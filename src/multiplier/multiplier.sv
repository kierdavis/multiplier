==> flow/design.v <==
`timescale 1ms / 1ms
module multiplier(
  clock,
  reset_n,
  start,
  ready,
  multiplicand,
  multiplier,
  product
);
  parameter N = 4;
  input logic clock;
  input logic reset_n;
  input logic start;
  output logic ready;
  input logic [N-1:0] multiplicand;
  input logic [N-1:0] multiplier;
  output logic [N*2-1:0] product;
  logic counter_is_zero;
  logic datapath_do_init;
  logic datapath_do_shift;
  logic counter_do_preset;
  logic counter_do_decrement;
  multiplier_datapath #(.N(N)) datapath (
    .clock(clock),
    .reset_n(reset_n),
    .do_init(datapath_do_init),
    .do_shift(datapath_do_shift),
    .multiplicand(multiplicand),
    .multiplier(multiplier),
    .product(product)
  );
  multiplier_counter #(.N(N)) counter (
    .clock(clock),
    .reset_n(reset_n),
    .do_preset(counter_do_preset),
    .do_decrement(counter_do_decrement),
    .is_zero(counter_is_zero)
  );
  multiplier_controller controller (
    .clock(clock),
    .reset_n(reset_n),
    .start(start),
    .ready(ready),
    .counter_is_zero(counter_is_zero),
    .datapath_do_init(datapath_do_init),
    .datapath_do_shift(datapath_do_shift),
    .counter_do_preset(counter_do_preset),
    .counter_do_decrement(counter_do_decrement)
  );
endmodule
`timescale 1ms / 1ms
module multiplier_controller(
  clock,
  reset_n,
  start,
  ready,
  counter_is_zero,
  datapath_do_init,
  datapath_do_shift,
  counter_do_preset,
  counter_do_decrement
);
  input logic clock;
  input logic reset_n;
  input logic start;
  output logic ready;
  input logic counter_is_zero;
  output logic datapath_do_init;
  output logic datapath_do_shift;
  output logic counter_do_preset;
  output logic counter_do_decrement;
  enum {IDLE, WORKING, DONE} state, next_state;
  always_ff @(posedge clock or negedge reset_n) begin
    if (~reset_n) begin
      state <= IDLE;
    end
    else begin
      state <= next_state;
    end
  end
  always_comb begin
    next_state = IDLE;
    datapath_do_init = 1'd0;
    datapath_do_shift = 1'd0;
    counter_do_preset = 1'd0;
    counter_do_decrement = 1'd0;
    ready = 1'd0;
    case (state)
      IDLE: begin
        if (start) begin
          datapath_do_init = 1'd1;
          counter_do_preset = 1'd1;
          next_state = WORKING;
        end
        else begin
          next_state = IDLE;
        end
      end
      WORKING: begin
        datapath_do_shift = 1'd1;
        if (counter_is_zero) begin
          next_state = DONE;
        end
        else begin
          counter_do_decrement = 1'd1;
          next_state = WORKING;
        end
      end
      DONE: begin
        ready = 1'd1;
        if (~start) begin
          next_state = IDLE;
        end
        else begin
          next_state = DONE;
        end
      end
    endcase
  end
endmodule
`timescale 1ms / 1ms
module multiplier_counter(
  clock,
  reset_n,
  do_preset,  
  do_decrement,  
  is_zero  
);
  parameter N = 4;           
  localparam C = $clog2(N);  
  input logic clock;
  input logic reset_n;
  input logic do_preset;
  input logic do_decrement;
  output logic is_zero;
  logic [C-1:0] count, count_next;
  always_ff @(posedge clock or negedge reset_n) begin
    if (~reset_n) begin
      count <= 0;
    end
    else begin
      count <= count_next;
    end
  end
  always_comb begin
    count_next = count;
    if (do_preset) begin
      count_next = N-1;
    end
    if (do_decrement) begin
      count_next = count - 1;
    end
  end
  assign is_zero = ~|count;
endmodule
`timescale 1ms / 1ms
module multiplier_datapath(
  clock,
  reset_n,
  do_init,  
  do_shift,  
  multiplicand,
  multiplier,
  product
);
  parameter N = 4;  
  input logic clock;
  input logic reset_n;
  input logic do_init;
  input logic do_shift;
  input logic [N-1:0] multiplicand;
  input logic [N-1:0] multiplier;
  output logic [N*2-1:0] product;
  logic [N-1:0] a, q;                  
  logic [N-1:0] a_next, q_next;        
  logic [N-1:0] a_shifted, q_shifted;  
  logic [N-1:0] addend, sum;           
  logic carry;
  always_ff @(posedge clock or negedge reset_n) begin
    if (~reset_n) begin
      a <= 0;
      q <= 0;
    end
    else begin
      a <= a_next;
      q <= q_next;
    end
  end
  always_comb begin
    a_next = a;
    q_next = q;
    if (do_init) begin
      a_next = 0;
      q_next = multiplier;
    end
    if (do_shift) begin
      a_next = a_shifted;
      q_next = q_shifted;
    end
  end
  assign addend = q[0] ? multiplicand : 0;
  assign {carry, sum} = {1'd0, a} + {1'd0, addend};
  assign {a_shifted, q_shifted} = {carry, sum, q[N-1:1]};
  assign product = {a, q};
endmodule
; From RTL to reports: multiplier
; Tool output for the design above, in the order of the flow.
; Line numbers count from 1 in the design file above.
; Library cell names are shortened.
; A cell with -- has no value.
[design]
top_module = multiplier
clock_port = clock
cell_library = sky130hd
lib_corner = tt_025C_1v80

; Elaborated design
; Source: Yosys, flattened and elaborated, memories not mapped. Widths are those after wreduce. Registers that Yosys merges into a memory's read port (data or address) are not register bits. Print and check cells do not count.
[op_classes]
addsub = 2
n_mul = 0
div_mod_pow = 0
cmp = 0
equal = 2
n_shift = 0
mux = 17
n_logic = 0
reduce_and_logical = 4
[op_table]
columns = operator, count
row1 = 32-bit parallel mux with 3-bit select, 1
row2 = 32-bit by 1-bit == test with 1-bit output (second input constant), 1
row3 = 32-bit by 2-bit == test with 1-bit output (second input constant), 1
row4 = 32-bit zero test, 1
row5 = 4-bit two-way mux, 5
row6 = 2-bit two-way mux, 4
row7 = 1-bit two-way mux, 7
row8 = 4-bit by 4-bit adder with 5-bit output, 1
row9 = 2-bit nonzero test, 2
row10 = 2-bit by 1-bit subtractor with 2-bit output (second input constant), 1
row11 = 2-bit OR reduction, 1
[word_totals]
register_bits = 42
latchBits = 0
mem_bits_rw = 0
mem_bits_ro = 0
clocked_rd_ports_x_width = 0
mem_count = 0
inputBits = 11
output_inout_bits = 9
wordCells = 29

; Logic depth
; Longest topological path by Yosys (ltp), each cell counted once; first at word level (registers and memories cut), then after technology mapping (sequential cells cut; the memories' decode and read muxes count).
[depth]
word_depth = 4
abc_area = 0
ltp_mapped = 7
mapped_depth_nobuf = 7

; Netlist
; The flow's flattened synthesis, as Yosys stat reports it; memories are mapped. The netlist is that of the ABC_AREA named above (0 if unset); the other value can give another one.
; The area totals of this step are shown rounded.
[mapped]
stdcells = 74
synth_area_mm2 = 0.00073
seq_area_mm2 = 0.00033
ffs = 13
buf_cells = 3
[types]
columns = cell, count, type_area_um2
row1 = dfrtp_1, 12, 300.288
row2 = ha_1, 5, 62.56
row3 = mux2i_1, 4, 40.038
row4 = inv_1, 9, 33.782
row5 = nand2_1, 9, 33.782
row6 = o21ai_0, 6, 30.029
row7 = dfstp_2, 1, 26.275
row8 = fa_1, 1, 20.019
row9 = a31oi_1, 3, 18.768
row10 = and2_1, 3, 18.768
row11 = nor2b_1, 2, 12.512
row12 = buf_6, 1, 11.261
row13 = a21oi_1, 2, 10.01
row14 = buf_2, 2, 10.01
row15 = nor4bb_1, 1, 10.01
row16 = o32a_1, 1, 10.01
row17 = a22o_1, 1, 8.758
row18 = a2bb2oi_1, 1, 8.758
; Other cell types: 9; their cells: 10.
; By module: a second synthesis without flattening, with its own total; a netlist apart from the flattened one above.
[unflattened]
cells_unflattened = 73
area_unflattened_mm2 = 0.00074
; Each row is one instance without its submodules.
[by_module]
columns = module, n_inst, n_cells, mod_area_mm2, seq_area_mm2
row1 = multiplier_datapath #(N=4), 1, 54, 0.00053, 0.0002
row2 = multiplier_controller, 1, 10, 0.00012, 0.000076
row3 = multiplier_counter #(N=4), 1, 9, 0.00009, 0.00005
row4 = multiplier, 1, 0, 0, 0

; Path before layout
; Source: OpenSTA report_checks on the synthesized netlist (no wires, ideal clock, input and output delay 20% of the period each), path of least setup slack; recovery checks are left aside. Register names are those of the netlist, which keeps one name where synthesis merged equal registers.
[synth_path]
path_kind = register -> register
start = register datapath.q[0]
end = register datapath.a[3]
tclk_ns = 1.52
setup_ns = 0.082
t_first_pin_ns = 0.000
t_arrival_ns = 1.454
t_required_ns = 1.438
setup_slack_ns = -0.015
path_delay_ns = 1.536
stages = 8
path_buffers = 0
period_less_setup_slack_ns = 1.535
; "path_delay_ns" = arrival - input delay + setup time.
; "stages": output pins that drive a net of the path, with the launching flip-flop's if there is one; two outputs of one cell count as two.
; "period_less_setup_slack_ns" = period - worst setup slack (recovery checks aside). The figure is calculated, with input and output delays left at 20% of the set period.
; The rows between start and end are the longest chain of elaborated cells between them; the timing report does not say that the signal goes this way. Where chains are equally long, one stands for them.
; Each line given opens the expression or statement behind the cell; cells for indexed reads and writes are added by Yosys, which also makes memories of some case tables.
[synth_via]
cell_sequence = dfrtp_1 -> and2_1 -> ha_1 -> inv_1 -> fa_1 -> nor2b_1 -> o21ai_0 -> a31oi_1
elab_chain_len = 3
cone_cells = 3
lines_between = 3
classes_between = add/sub (1); mux (2)
[synth_rtl]
columns = element, line_no
row1 = from (decl), 175  ; logic [N-1:0] a, q;
row2 = from (assign), 183  ; q <= 0;
row3 = from (assign), 187  ; q <= q_next;
row4 = 4-bit two-way mux, 202  ; assign addend = q[0] ? multiplicand : 0;
row5 = 4-bit by 4-bit adder with 5-bit output, 203  ; assign {carry, sum} = {1'd0, a} + {1'd0, addend};
row6 = 4-bit two-way mux, 197  ; if (do_shift) begin
row7 = to (assign), 182  ; a <= 0;
row8 = to (assign), 186  ; a <= a_next;
row9 = to (decl), 175

; Path in the finished layout
; Path of least setup slack in the final report of entry B (OpenROAD, finished layout, wires in). Where an end is a register, its clock arrival counts in the times.
[layout_path]
path_kind = register -> register
start = register datapath.q[0]
end = register datapath.a[0]
tclk_ns = 1.42
setup_ns = 0.08
t_first_pin_ns = 0.28
t_arrival_ns = 1.70
t_required_ns = 1.62
setup_slack_ns = -0.09
stages = 6
path_buffers = 0
; The rows between start and end are the longest chain of elaborated cells between them; the timing report does not say that the signal goes this way. Where chains are equally long, one stands for them.
[layout_via]
cell_sequence = dfrtp_2 -> and2_4 -> ha_4 -> inv_2 -> fa_2 -> o22ai_2
elab_chain_len = 3
cone_cells = 3
lines_between = 3
classes_between = add/sub (1); mux (2)
[layout_rtl]
columns = element, line_no
row1 = from (decl), 175  ; logic [N-1:0] a, q;
row2 = from (assign), 183  ; q <= 0;
row3 = from (assign), 187  ; q <= q_next;
row4 = 4-bit two-way mux, 202  ; assign addend = q[0] ? multiplicand : 0;
row5 = 4-bit by 4-bit adder with 5-bit output, 203  ; assign {carry, sum} = {1'd0, a} + {1'd0, addend};
row6 = 4-bit two-way mux, 197  ; if (do_shift) begin
row7 = to (assign), 182  ; a <= 0;
row8 = to (assign), 186  ; a <= a_next;
row9 = to (decl), 175

; Flow measurements of multiplier on sky130hd: 2 stored runs with different settings, listed in no order. Input and output delays are each 20% of the period that was set; the output load is 0.01 pF.
; "achieved_clock_period_ns": clock period set for the run, less the worst setup slack. It is reckoned from that one timing run; input and output delays stay at 20% of the period that was set.
; By "worst_path_allowed_less_slack_ns" is meant the share of the clock period that the worst setup path is allowed (20% is reserved at inputs, 20% at outputs), minus its slack. Clock arrival times at its registers enter into it.
; "design_power_w" rests on the timing tool's default activity at the inputs, not on a simulated workload.
; Measured values are rounded.

[entry A: settings]
period_ns = 1.01
CORE_UTILIZATION = 42
PLACE_DENSITY_LB_ADDON = 0.09
CORE_ASPECT_RATIO = 1.81
CELL_PAD_IN_SITES_DETAIL_PLACEMENT = 2
CTS_CLUSTER_SIZE = 22
CAP_MARGIN = 5
CORE_MARGIN = 2
SLEW_MARGIN = 20
[entry A: results]
outcome = no final report: placement broke off with DPL-0033

[entry B: settings]
period_ns = 1.42
CORE_UTILIZATION = 56
SETUP_SLACK_MARGIN = 0.13
HOLD_SLACK_MARGIN = 0.04
CORE_MARGIN = 10
CELL_PAD_IN_SITES_DETAIL_PLACEMENT = 0
TNS_END_PERCENT = 95
GPL_TIMING_DRIVEN = 1
GPL_ROUTABILITY_DRIVEN = 1
CAP_MARGIN = 5
MAX_ROUTING_LAYER = met5
SLEW_MARGIN = 20
[entry B: results]
setup_ws_ns = -0.085
cell_area_final_mm2 = 0.0011
total_negative_slack_ns = -0.27
design_power_w = 0.0021
ys_area_mm2 = 0.00073
worst_path_allowed_less_slack_ns = 1.51
worst_path_kind = register -> register
achieved_clock_period_ns = 1.505
dieArea_mm2 = 0.0031
utilization_frac = 0.94
