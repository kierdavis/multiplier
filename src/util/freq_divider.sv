==> flow/design.v <==
`timescale 1ms / 1ms
module freq_divider(in_clock, out_clock, reset_n, counter);
  parameter BITS = 22;
  input logic in_clock;
  output logic out_clock;
  input logic reset_n;
  output logic [BITS-1:0] counter;
  always_ff @(posedge in_clock or negedge reset_n) begin
    if (~reset_n) begin
      counter <= 0;
    end
    else begin
      counter <= counter + 1;
    end
  end
  assign out_clock = counter[BITS-1];
endmodule
Step by step through the tools: freq_divider

Tool output for the design above, in the order of the flow.
Line numbers count from 1 in the design file above.
Operators: Yosys type, input widths -> output width; for muxes data width and select width s.
Not given: n/a

Design top: freq_divider
Clock port: in_clock
Cell library: sky130hd
Timing corner: tt_025C_1v80

Elaborated design

Source: Yosys, flattened and elaborated, memories not mapped. Widths are those after wreduce; folded enables and synchronous resets count as part of the registers. Registers that Yosys merges into a memory's read port (data or address) are not register bits. Print and check cells do not count. Equal cells are merged and count once.

Register bits after elaboration: 22
Latch bits: 0
RAM bits: 0
ROM bits: 0
Word width x clocked read ports: 0
Memories: 0
Input port bits: 2
Output and inout port bits: 23
Word-level cells: 2

$add $sub $neg: 1
Multiply operators: 0
Div/mod/pow operators: 0
Magnitude comparators: 0
Equality and inequality tests: 0
Shift operators: 0
Multiplexer cells: 0
Bitwise logic cells: 0
Reductions and logical operators: 0

Operators by type and width:

| cell                  | count |
| $add 22x1->22 const B | 1 |

Depth

Depth = most cells in a row (Yosys ltp): at word level without a register or memory, in the mapped netlist without a sequential cell, where the memories' decode and read muxes count.

Depth in word-level cells: 1
ABC_AREA: 0
Mapped depth: 5
Gate-level depth less buffers: 5

Synthesis result

Yosys stat after the flow's synthesis: flattened, memories mapped to cells. It holds for the ABC_AREA given above (unset counts as 0); a run with the other value may have another netlist.

Cell types:

| cell type                | count | total area (µm²) |
| sky130_fd_sc_hd__dfrtp_1 | 22    | 550.528 |
| sky130_fd_sc_hd__xnor2_1 | 10    | 87.584 |
| sky130_fd_sc_hd__xor2_1  | 10    | 87.584 |
| sky130_fd_sc_hd__nand3_1 | 7     | 35.034 |
| sky130_fd_sc_hd__nand2_1 | 7     | 26.275 |
| sky130_fd_sc_hd__and3_1  | 4     | 25.024 |
| sky130_fd_sc_hd__nand4_4 | 1     | 21.27 |
| sky130_fd_sc_hd__nor4_4  | 1     | 21.27 |
| sky130_fd_sc_hd__nand4_1 | 3     | 18.768 |
| sky130_fd_sc_hd__nand3_4 | 1     | 17.517 |
| sky130_fd_sc_hd__nor2_1  | 4     | 15.014 |
| sky130_fd_sc_hd__ha_1    | 1     | 12.512 |
| sky130_fd_sc_hd__nor4_2  | 1     | 12.512 |
| sky130_fd_sc_hd__nor3_2  | 1     | 10.01 |
| sky130_fd_sc_hd__buf_4   | 1     | 7.507 |
| sky130_fd_sc_hd__nor4_1  | 1     | 6.256 |
| sky130_fd_sc_hd__or2_1   | 1     | 6.256 |
| sky130_fd_sc_hd__nor3_1  | 1     | 5.005 |
| sky130_fd_sc_hd__inv_1   | 1     | 3.754 |

Mapped cells: 78
Cell area after synthesis: 0.0009697 mm²
Sequential area: 0.0005505 mm²
Mapped flip-flops: 22
Buffer cells: 1

Worst setup path after synthesis

Source: OpenSTA report_checks on the synthesized netlist (no wires, ideal clock, input and output delay 20% of the period each), path of least setup slack; recovery checks are left aside. Register names are those of the netlist, which keeps one name where synthesis merged equal registers.

Path kind: register to register
Start point: register counter[0]
End point: register counter[16]
Period: 2,220 ps
Setup time: 126 ps
Launch time at the first pin: 0 ps
Arrival: 1,309 ps
Required time: 2,094 ps
Path slack: 785 ps
Delay of the path: 1,435 ps
Driving pins on the path: 6
Path buffers: 0
Synthesis period reached: 1,435 ps

"delay of the path" = arrival - input delay + setup time.
"driving pins on the path" counts driving pins, that of a launching flip-flop among them; a cell with two outputs on the path counts twice.
"synthesis period reached" = period - worst setup slack (recovery checks aside). The figure is calculated, with input and output delays left at 20% of the set period.
The rows between start and end are the longest chain of elaborated cells between them; the timing report does not say that the signal goes this way. Where chains are equally long, one stands for them.
A line is the first line of the expression or statement that the cell stems from. Yosys adds cells for indexed reads and writes and turns some case tables into memories.

Cell sequence: sky130_fd_sc_hd__dfrtp_1 > sky130_fd_sc_hd__ha_1 > sky130_fd_sc_hd__nand3_1 > sky130_fd_sc_hd__nor4_2 > sky130_fd_sc_hd__nand2_1 > sky130_fd_sc_hd__xnor2_1
Cells in the longest elaborated chain: 1
Elaborated cells between the ends (all ways): 1
Source lines of those cells: 1
Those cells by class: add/sub: 1

Ends and longest elaborated chain, after synthesis:

| what          | line | text |
| from (decl)   | 7    | `output logic [BITS-1:0] counter;` |
| from (assign) | 10   | `counter <= 0;` |
| from (assign) | 13   | `counter <= counter + 1;` |
| $add 22x1->22 | 13   |  |
| to (assign)   | 10   |  |
| to (assign)   | 13   |  |
| to (decl)     | 7    |  |

# Flow runs of freq_divider

Design freq_divider on sky130hd. What follows are 2 stored runs of the flow, each under its own settings; their order means nothing. The constraints put input and output delay at 20% of the set period each and load the outputs with 0.01 pF.
Among the settings, n/a means not set for that run.

| setting or result                  | job 1 | job 2 |
| period_ns                          | 1.16  | 1.73  |
| CORE_UTILIZATION                   | 45    | 63    |
| PLACE_DENSITY_LB_ADDON             | 0.05  | n/a   |
| CELL_PAD_IN_SITES_GLOBAL_PLACEMENT | 3     | 1     |
| GPL_TIMING_DRIVEN                  | 0     | 1     |
| CAP_MARGIN                         | 0     | 20    |
| SLEW_MARGIN                        | 10    | 20    |
| MAX_ROUTING_LAYER                  | met4  | n/a   |
| CORE_MARGIN                        | 2     | 3     |
| PLACE_DENSITY                      | n/a   | 0.47  |

Job 1: not finished: placement ended with error FLW-0024
Job 2: not finished: placement ended with error GPL-0301
